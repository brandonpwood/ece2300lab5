==> flow/design.v <==
module lab5iram1B(CLK, RESET, ADDR, Q);
  input         CLK;
  input         RESET;
  input  [7:0]  ADDR;
  output [15:0] Q;
  reg    [15:0] mem[0:127];  
  wire   [6:0]  saddr;
  integer       i;
  assign saddr = ADDR[7:1];
  assign Q = mem[saddr];
  always @(posedge CLK) begin
    if(RESET) begin
      mem[0]  <= 16'b1111000000000001;  
      mem[1]  <= 16'b0101000101111111;  
      mem[2]  <= 16'b0010101001111010;  
      mem[3]  <= 16'b0010101010111011;  
      mem[4]  <= 16'b0100101001000000;  
      mem[5]  <= 16'b0100101010111111;  
      mem[6]  <= 16'b0110010011000001;  
      mem[7]  <= 16'b1111000011011001;  
      mem[8]  <= 16'b1111001011011101;  
      mem[9]  <= 16'b1111000011100000;  
      mem[10]  <= 16'b1111001000001100;  
      mem[11]  <= 16'b1111010000010011;  
      mem[12]  <= 16'b0110010011000001;  
      mem[13]  <= 16'b1111000011011001;  
      mem[14]  <= 16'b1111001011011101;  
      mem[15]  <= 16'b1111100011100000;  
      mem[16]  <= 16'b1111001000001100;  
      mem[17]  <= 16'b1111010000010011;  
      mem[18]  <= 16'b0110010011000001;  
      mem[19]  <= 16'b1111000011011001;  
      mem[20]  <= 16'b1111001011011101;  
      mem[21]  <= 16'b1111100011100000;  
      mem[22]  <= 16'b1111001000001100;  
      mem[23]  <= 16'b1111010000010011;  
      mem[24]  <= 16'b0110010011000001;  
      mem[25]  <= 16'b1111000011011001;  
      mem[26]  <= 16'b1111001011011101;  
      mem[27]  <= 16'b1111100011100000;  
      mem[28]  <= 16'b0100101100111110;  
      mem[29]  <= 16'b0010101100111100;  
      mem[30]  <= 16'b0100101100111101;  
      for(i = 31; i < 128; i = i + 1) begin
        mem[i] <= 16'b0000000000000000;
      end
    end
  end
endmodule
# Tool chain data of lab5iram1B

Tool output for the design above, in the order of the flow.
Line numbers count from 1 in the design file above.
Operators carry their Yosys type and port widths (W data, S select, Z words).
A cell with n/a has no value.

Top module: lab5iram1B
Clock input: CLK
Cell library: sky130hd
Corner: tt_025C_1v80

# After elaboration

Yosys after proc, flatten, opt, wreduce and memory -nomap, before mapping. Enables and synchronous resets that opt folds into registers are not counted as muxes. Print and check cells are not counted. Equal cells are merged and count once.

Register bits: 0
Bits of input ports: 10
Output and inout port bits: 16
Word-level cells: 136

Eq/ne operators: 127
Muxes and demuxes: 1
Reduce/logical cells: 8

Operators by type and width:

| cell                 | number |
| $eq A7 B7 Y1 const B | 64 |
| $pmux W16 S17        | 1 |
| $eq A7 B6 Y1 const B | 32 |
| $eq A7 B5 Y1 const B | 16 |
| $reduce_or A97 Y1    | 1 |
| $eq A7 B4 Y1 const B | 8 |
| $eq A7 B3 Y1 const B | 4 |
| $eq A7 B2 Y1 const B | 2 |
| $reduce_or A4 Y1     | 3 |
| $reduce_or A3 Y1     | 3 |
| $eq A7 B1 Y1 const B | 1 |
| $logic_not A7 Y1     | 1 |

# Depth

Yosys ltp: most cells in a row. Word level: on the elaborated netlist, between registers, memories and ports. Mapped: between sequential cells and ports; inverters and the memories' decode and read muxes count.

Word-level depth: 3
ABC_AREA: 0
Gate-level depth with buffers: 6

# Synthesis result

The flow's flattened synthesis, as Yosys stat reports it; memories are mapped. The netlist is that of the ABC_AREA named above (0 if unset); the other value can give another one.

Cell types:

| cell type                  | number | total area (um^2) |
| sky130_fd_sc_hd__a21oi_1   | 15     | 75.072 |
| sky130_fd_sc_hd__nor2_1    | 15     | 56.304 |
| sky130_fd_sc_hd__o21ai_0   | 10     | 50.048 |
| sky130_fd_sc_hd__a31oi_1   | 5      | 31.28 |
| sky130_fd_sc_hd__buf_2     | 6      | 30.029 |
| sky130_fd_sc_hd__buf_4     | 4      | 30.029 |
| sky130_fd_sc_hd__nand2b_1  | 4      | 25.024 |
| sky130_fd_sc_hd__a211oi_1  | 3      | 22.522 |
| sky130_fd_sc_hd__buf_6     | 2      | 22.522 |
| sky130_fd_sc_hd__nand3_1   | 4      | 20.019 |
| sky130_fd_sc_hd__nor3_1    | 4      | 20.019 |
| sky130_fd_sc_hd__nand2_1   | 5      | 18.768 |
| sky130_fd_sc_hd__or2_1     | 3      | 18.768 |
| sky130_fd_sc_hd__a221oi_1  | 2      | 17.517 |
| sky130_fd_sc_hd__a2bb2oi_1 | 2      | 17.517 |
| sky130_fd_sc_hd__xor2_1    | 2      | 17.517 |
| sky130_fd_sc_hd__o21ai_1   | 3      | 15.014 |
| sky130_fd_sc_hd__o31ai_1   | 2      | 15.014 |

Not listed: further types 23, cells in them 31.

Standard cells after synthesis: 122
Synthesis area: 726.9 um^2
Flip-flop cells: 0
Buffers: 14

# Worst setup path after synthesis

Source: OpenSTA report_checks on the synthesized netlist (no wires, ideal clock, input and output delay 20% of the period each), path of least setup slack; recovery checks are left aside. Register names are those of the netlist, which keeps one name where synthesis merged equal registers.

Path type: input-to-output
Start: input port ADDR[1]
End: output port Q[0]
Clock period: 1.97 ns
Input delay: 0.394 ns
External output delay: 0.394 ns
Launch time at the first pin: 0.394 ns
Arrival: 1.293 ns
Data required time: 1.576 ns
Slack: 0.283 ns
Delay of the path: 0.899 ns
Driving pins on the path: 4
Period reached after synthesis: 1.687 ns

"delay of the path" = arrival - input delay + setup time.
A path that ends at an output port has no setup time.
"driving pins on the path": output pins that drive a net of the path, with the launching flip-flop's if there is one; two outputs of one cell count as two.
"period reached after synthesis" = period - worst setup slack (recovery checks aside). The figure is calculated, with input and output delays left at 20% of the set period.
The rows between start and end are the longest chain of elaborated cells between them; the timing report does not say that the signal goes this way. Where chains are equally long, one stands for them.
Each line given opens the expression or statement behind the cell; cells for indexed reads and writes are added by Yosys, which also makes memories of some case tables.

Path through: sky130_fd_sc_hd__buf_2 > sky130_fd_sc_hd__buf_4 > sky130_fd_sc_hd__o311a_1 > sky130_fd_sc_hd__nor3_1
Cells in the longest elaborated chain: 3
Elaborated cells on any way between the ends: 136
Source lines of those cells: 1
Classes of those cells: eq/ne (127); mux (1); reduce/logical (8)

Ends and longest elaborated chain, post-synthesis:

| what              | line | RTL |
| start, declared   | 4    | `input  [7:0]  ADDR;` |
| $eq A7 B7 Y1      | 10   | `assign Q = mem[saddr];` |
| $reduce_or A97 Y1 | n/a  |  |
| $pmux W16 S17     | 10   |  |
| end, declared     | 5    | `output [15:0] Q;` |

# Worst path after layout

Path of least setup slack in the final report of job 1 (OpenROAD, finished layout, wires in). Where an end is a register, its clock arrival counts in the times.

Path type: input-to-output
Start: input port ADDR[1]
End: output port Q[4]
Clock period: 2.65 ns
Input delay: 0.53 ns
External output delay: 0.53 ns
Launch time at the first pin: 0.53 ns
Arrival: 1.94 ns
Data required time: 2.12 ns
Slack: 0.18 ns
Driving pins on the path: 7

The rows between start and end are the longest chain of elaborated cells between them; the timing report does not say that the signal goes this way. Where chains are equally long, one stands for them.

Path through: sky130_fd_sc_hd__dlygate4sd2_1 > sky130_fd_sc_hd__bufbuf_16 > sky130_fd_sc_hd__nor4b_1 > sky130_fd_sc_hd__a31oi_1 > sky130_fd_sc_hd__nand3_1 > sky130_fd_sc_hd__nand3_1 > sky130_fd_sc_hd__dlygate4sd2_1
Cells in the longest elaborated chain: 3
Elaborated cells on any way between the ends: 136
Source lines of those cells: 1
Classes of those cells: eq/ne (127); mux (1); reduce/logical (8)

Ends and longest elaborated chain, post-layout:

| what              | line | RTL |
| start, declared   | 4    | `input  [7:0]  ADDR;` |
| $eq A7 B7 Y1      | 10   | `assign Q = mem[saddr];` |
| $reduce_or A97 Y1 | n/a  |  |
| $pmux W16 S17     | 10   |  |
| end, declared     | 5    | `output [15:0] Q;` |

Wiki page: lab5iram1B / flow data

Record of 2 stored runs of the RTL-to-layout flow on lab5iram1B, platform sky130hd. The runs are unordered. Constraints: input delay and output delay 20% of the set period each, output load 0.01 pF.
"achieved period": clock period set for the run, less the worst setup slack. It is reckoned from that one timing run; input and output delays stay at 20% of the period that was set.
"time used up by the worst setup path" = time allowed to the worst setup path (clock period - input delay - output delay, where it has them) - its slack; a late launch clock adds to it, a late capture clock takes from it.
"total power of the final layout" is the tool's figure for a default switching activity; nothing was simulated.
Settings: n/a = not set for that run.
Among the results, n/a means that no value is shown for the run.

| item                                          | job 1           | job 2 |
| period_ns                                     | 2.65            | 2.17  |
| CORE_UTILIZATION                              | 38              | 49    |
| SETUP_SLACK_MARGIN                            | 0.14            | 0.4   |
| HOLD_SLACK_MARGIN                             | -0.09           | n/a   |
| CELL_PAD_IN_SITES_GLOBAL_PLACEMENT            | 0               | n/a   |
| TNS_END_PERCENT                               | 55              | n/a   |
| CTS_CLUSTER_SIZE                              | 83              | 86    |
| MAX_ROUTING_LAYER                             | met5            | met4  |
| CAP_MARGIN                                    | 20              | 20    |
| CORE_MARGIN                                   | 2               | 2     |
| SLEW_MARGIN                                   | 20              | 20    |
| PLACE_DENSITY_LB_ADDON                        | n/a             | 0.2   |
| CORE_ASPECT_RATIO                             | n/a             | 0.81  |
| CELL_PAD_IN_SITES_DETAIL_PLACEMENT            | n/a             | 1     |
| total negative slack (ns)                     | 0.000           | n/a   |
| utilization in the final report               | 0.699           | n/a   |
| time used up by the worst setup path (ns)     | 1.41            | n/a   |
| critical path type                            | input-to-output | n/a   |
| worst hold slack in the final report (ns)     | 1.787           | n/a   |
| setup slack of the worst path (ns)            | 0.184           | n/a   |
| total power of the final layout (mW)          | 0.1948          | n/a   |
| netlist area reported by Yosys (um^2)         | 726.9           | n/a   |
| die size (um^2)                               | 2279.1          | n/a   |
| standard-cell area of the final layout (um^2) | 1233.7          | n/a   |
| achieved period (ns)                          | 2.466           | n/a   |

Job 2: no final report: placement broke off with DPL-0033
