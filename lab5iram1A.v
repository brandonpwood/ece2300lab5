==> flow/design.v <==
module lab5iram1A(CLK, RESET, ADDR, Q);
  input         CLK;
  input         RESET;
  input  [7:0]  ADDR;
  output [15:0] Q;
  reg    [15:0] mem[0:127];  
  wire   [6:0]  saddr;
  integer       i;
  assign saddr = ADDR[7:1];
  assign Q = mem[saddr];
  always @(posedge CLK) begin
    if(RESET) begin
      mem[0]   <= 16'b 1111000000000001;    
      mem[1]   <= 16'b 0101000101111111;    
      mem[2]   <= 16'b 0010101001111010;    
      mem[3]   <= 16'b 0010101010111011;    
      mem[4]   <= 16'b 1111000001011001;    
      mem[5]   <= 16'b 0101011011111111;    
      mem[6]   <= 16'b 1111000010100001;    
      mem[7]   <= 16'b 0101100100111111;    
      mem[8]   <= 16'b 0000000000000000;    
      mem[9]   <= 16'b 1111001100101101;    
      mem[10]  <= 16'b 1111011010110101;    
      mem[11]  <= 16'b 1111101110111110;    
      mem[12]  <= 16'b 0101000101000100;    
      mem[13]  <= 16'b 0100101111111000;    
      mem[14]  <= 16'b 0110111101000001;    
      mem[15]  <= 16'b 1111000101110000;    
      mem[16]  <= 16'b 1111111000111011;    
      mem[17]  <= 16'b 0110111101000001;    
      mem[18]  <= 16'b 1111110101110000;    
      mem[19]  <= 16'b 1111111000111011;    
      mem[20]  <= 16'b 0110111101000001;    
      mem[21]  <= 16'b 1111110101110000;    
      mem[22]  <= 16'b 1111111000111011;    
      mem[23]  <= 16'b 0110111101000001;    
      mem[24]  <= 16'b 1111110101110000;    
      mem[25]  <= 16'b 1111111000111011;    
      mem[26]  <= 16'b 0110111101000001;    
      mem[27]  <= 16'b 1111110101110000;    
      mem[28]  <= 16'b 1111111000111011;    
      mem[29]  <= 16'b 0110111101000001;    
      mem[30]  <= 16'b 1111110101110000;    
      mem[31]  <= 16'b 1111111000111011;    
      mem[32]  <= 16'b 0110111101000001;    
      mem[33]  <= 16'b 1111110101110000;    
      mem[34]  <= 16'b 1111111000111011;    
      mem[35]  <= 16'b 0110111101000001;    
      mem[36]  <= 16'b 1111110101110000;    
      mem[37]  <= 16'b 0100000110111111;    
      mem[38]  <= 16'b 0101000101111000;    
      mem[39]  <= 16'b 0101000001001000;    
      mem[40]  <= 16'b 1111001110100001;    
      mem[41]  <= 16'b 0100101100000110;    
      for(i = 42; i < 128; i = i + 1) begin
        mem[i] <= 16'b0000000000000000;
      end
    end
  end
endmodule
# ---- From RTL to reports: lab5iram1A
# What the tools print for lab5iram1A, step after step.
# Line numbers count from 1 in the design file above.
# Operators: Yosys type, input widths -> output width; for muxes data width and select width s.
# Library cell names are shortened.
# Not given: --
dict set report setup {
  design {lab5iram1A}
  clock {CLK}
  lib {sky130hd}
  pvt_corner {tt_025C_1v80}
}

# ---- Elaborated design
# Source: Yosys, flattened and elaborated. Widths are those after wreduce; folded enables and synchronous resets count as part of the registers. Registers that Yosys merges into a memory's read port (data or address) are not register bits. Print and check cells do not count. Equal cells are merged and count once.
dict set report bits {
  reg_bits 0
  latch_bits 0
  ram_bits 0
  mem_bits_ro 0
  clocked_rd_ports_x_width 0
  mem_count 0
  input_bits 10
  word_cells 133
}
dict set report op_classes {
  addsub 0
  mul 0
  n_div 0
  cmp 0
  n_eq 127
  n_shift 0
  n_mux 1
  logic 0
  n_reduce_logical 5
}
# operator count
set ops {}
lappend ops {{$eq 7x7->1 const B} 64}
lappend ops {{$pmux 16 s23} 1}
lappend ops {{$eq 7x6->1 const B} 32}
lappend ops {{$eq 7x5->1 const B} 16}
lappend ops {{$reduce_or 87->1} 1}
lappend ops {{$eq 7x4->1 const B} 8}
lappend ops {{$eq 7x3->1 const B} 4}
lappend ops {{$eq 7x2->1 const B} 2}
lappend ops {{$reduce_or 7->1} 2}
lappend ops {{$reduce_or 8->1} 1}
lappend ops {{$eq 7x1->1 const B} 1}
lappend ops {{$logic_not 7->1} 1}

# ---- Longest topological paths
# Yosys ltp: most cells in a row. Word level: on the elaborated netlist, between registers, memories and ports. Mapped: between sequential cells and ports; inverters and the memories' decode and read muxes count.
dict set report depth {
  word_depth 3
  ABC_AREA 0
  depth_mapped 8
}

# ---- Synthesis result
# The flow's flattened synthesis, as Yosys stat reports it; memories are mapped. The netlist is that of the ABC_AREA named above (0 if unset); the other value can give another one.
# Totals and module areas in this step are rounded.
# type count
set by_type {}
lappend by_type {o21ai_0 19}
lappend by_type {nor2_1 19}
lappend by_type {nand2_1 17}
lappend by_type {nand2b_1 9}
lappend by_type {buf_2 11}
lappend by_type {a21oi_1 10}
lappend by_type {nor2b_1 7}
lappend by_type {a22oi_1 5}
lappend by_type {a211o_1 3}
lappend by_type {clkbuf_1 7}
lappend by_type {xnor2_1 3}
lappend by_type {nand3_1 5}
lappend by_type {nor3_1 5}
lappend by_type {a21o_1 3}
lappend by_type {nor3b_1 3}
lappend by_type {a32o_1 2}
lappend by_type {o22ai_1 3}
lappend by_type {a221oi_1 2}
# Not listed: further types 38, cells in them 48.
dict set report synth_totals {
  stdcells 181
  synth_area_um2 1085
  sequential_area_um2 0.0
  ffs 0
  n_buf 21
}

# ---- Path before layout
# Path of least setup slack by OpenSTA after synthesis, without wires, with an ideal clock, recovery checks aside; 20% of the period is set as input and as output delay. Where synthesis merged equal registers, the netlist keeps one of their names.
dict set report synth_path {
  path_type {input to output}
  from {input port ADDR[1]}
  to {output port Q[9]}
  period_ns 3.02
  in_delay_ns 0.604
  launch_ns 0.604
  arrival_time_ns 2.149
  required_ns 2.416
  path_slack_ns 0.267
  delay_ns 1.545
  path_stages 6
  n_path_buf 1
  period_less_setup_slack_ns 2.753
}
# "delay_ns" = arrival - input delay + setup time.
# At an output port there is no setup time.
# "path_stages" counts driving pins, that of a launching flip-flop among them; a cell with two outputs on the path counts twice.
# "period_less_setup_slack_ns" = period - worst setup slack (recovery checks aside). The figure is calculated, with input and output delays left at 20% of the set period.
# The rows between start and end are the longest chain of elaborated cells between them; the timing report does not say that the signal goes this way. Where chains are equally long, one stands for them.
# A line is the first line of the expression or statement that the cell stems from. Yosys adds cells for indexed reads and writes and turns some case tables into memories.
dict set report synth_between {
  path_cell_list {buf_2 -> nor2b_1 -> a221oi_2 -> o32ai_2 -> a41o_1 -> or4b_1}
  elab_chain_cells 3
  cells_between 133
  lines_between 1
  classes_between {127 x eq/ne; 1 x mux; 5 x reduce/logical}
}
# element line_no
set synth_lines {}
lappend synth_lines {{start, declared} 4} ;# input  [7:0]  ADDR;
lappend synth_lines {{$eq 7x7->1} 10} ;# assign Q = mem[saddr];
lappend synth_lines {{$reduce_or 87->1} --}
lappend synth_lines {{$pmux 16 s23} 10}
lappend synth_lines {{end, declared} 5} ;# output [15:0] Q;

# ---- Timing after layout
# From the final timing report of stored run 1: the path of least setup slack in the routed layout; clock arrival at registers is part of the times.
dict set report layout_path {
  path_type {input to output}
  from {input port ADDR[4]}
  to {output port Q[10]}
  period_ns 5.31
  in_delay_ns 1.06
  launch_ns 1.06
  arrival_time_ns 3.97
  required_ns 4.25
  path_slack_ns 0.28
  path_stages 7
  n_path_buf 3
}
# The rows between start and end are the longest chain of elaborated cells between them; the timing report does not say that the signal goes this way. Where chains are equally long, one stands for them.
dict set report layout_between {
  path_cell_list {clkdlybuf4s50_1 -> buf_4 -> nand2b_1 -> o211ai_1 -> a32o_1 -> or4_1 -> clkdlybuf4s50_1}
  elab_chain_cells 3
  cells_between 133
  lines_between 1
  classes_between {127 x eq/ne; 1 x mux; 5 x reduce/logical}
}
# element line_no
set layout_lines {}
lappend layout_lines {{start, declared} 4} ;# input  [7:0]  ADDR;
lappend layout_lines {{$eq 7x7->1} 10} ;# assign Q = mem[saddr];
lappend layout_lines {{$reduce_or 87->1} --}
lappend layout_lines {{$pmux 16 s23} 10}
lappend layout_lines {{end, declared} 5} ;# output [15:0] Q;

# Flow runs of lab5iram1A

Flow measurements of lab5iram1A on sky130hd: 2 stored runs with different settings, listed in no order. Input and output delays are each 20% of the period that was set; the output load is 0.01 pF.
By "achieved_period_ns" is meant the clock period of the run minus its worst setup slack. This is arithmetic on one report: input and output delays are still those of the set period (20% each).
"timing.worst_path_ns" is the time allowed to the run's worst setup path (the clock period less input and output delay, where it has them) less its slack. Clock arrival times count: a late capture clock shortens it, a late launch clock lengthens it.
"fin_power_mw": no workload was simulated; the value follows from the tool's default switching activity.
Results are given in rounded form.

[flow] stored run 1: files
==> flow/run.sh <==
#!/bin/bash
# the make line also repeats the synthesis and layout settings of config.mk as NAME=value (left out here)
make -C /OpenROAD-flow-scripts/flow DESIGN_CONFIG=/design/flow/config.mk WORK_HOME=/design/flow/orfs CLKGATE_MAP_FILE= finish
==> flow/config.mk <==
export PLATFORM = sky130hd
export DESIGN_NAME = lab5iram1A
export DESIGN_NICKNAME = lab5iram1A
export VERILOG_FILES = /design/flow/design.v
export SDC_FILE = /design/flow/constraint.sdc
export NUM_CORES = 4
export LEC_CHECK = 0
export CAP_MARGIN = 30
export CORE_MARGIN = 10
export CORE_UTILIZATION = 31
export CTS_CLUSTER_DIAMETER = 361
export MIN_ROUTING_LAYER = met1
export PLACE_DENSITY = 0.59
export SETUP_SLACK_MARGIN = 0.13
export SLEW_MARGIN = 20
==> flow/constraint.sdc <==
create_clock -name core_clock -period 5.31 [get_ports {CLK}]
set_input_delay 1.0620 -clock core_clock [delete_from_list [all_inputs] [get_ports {CLK}]]
set_output_delay 1.0620 -clock core_clock [all_outputs]
set_load 0.01 [all_outputs]

[flow] stored run 1: metrics
[metrics] synth_chip_area_um2 = 1085
[metrics] die_um2 = 6266
[metrics] fin_util_pct = 41.9
[metrics] setup_ws_ns = 0.275
[metrics] setupTns_ns = 0.000
[metrics] fin_hold_ws_ns = 3.373
[metrics] fin_power_mw = 0.1353
[metrics] achieved_period_ns = 5.035
[metrics] timing.worst_path_ns = 2.91
[metrics] worst_setup_path_type = input to output

[flow] stored run 2: files
==> flow/run.sh <==
#!/bin/bash
# the make line also repeats the synthesis and layout settings of config.mk as NAME=value (left out here)
make -C /OpenROAD-flow-scripts/flow DESIGN_CONFIG=/design/flow/config.mk WORK_HOME=/design/flow/orfs CLKGATE_MAP_FILE= finish
==> flow/config.mk <==
export PLATFORM = sky130hd
export DESIGN_NAME = lab5iram1A
export DESIGN_NICKNAME = lab5iram1A
export VERILOG_FILES = /design/flow/design.v
export SDC_FILE = /design/flow/constraint.sdc
export NUM_CORES = 4
export LEC_CHECK = 0
export CAP_MARGIN = 15
export CELL_PAD_IN_SITES_DETAIL_PLACEMENT = 1
export CORE_MARGIN = 2
export CORE_UTILIZATION = 67
export CTS_CLUSTER_SIZE = 28
export GPL_ROUTABILITY_DRIVEN = 1
export GPL_TIMING_DRIVEN = 0
export MIN_ROUTING_LAYER = met2
export SLEW_MARGIN = 20
==> flow/constraint.sdc <==
create_clock -name core_clock -period 1.84 [get_ports {CLK}]
set_input_delay 0.3680 -clock core_clock [delete_from_list [all_inputs] [get_ports {CLK}]]
set_output_delay 0.3680 -clock core_clock [all_outputs]
set_load 0.01 [all_outputs]

[flow] stored run 2: no final report: placement broke off with GPL-0301
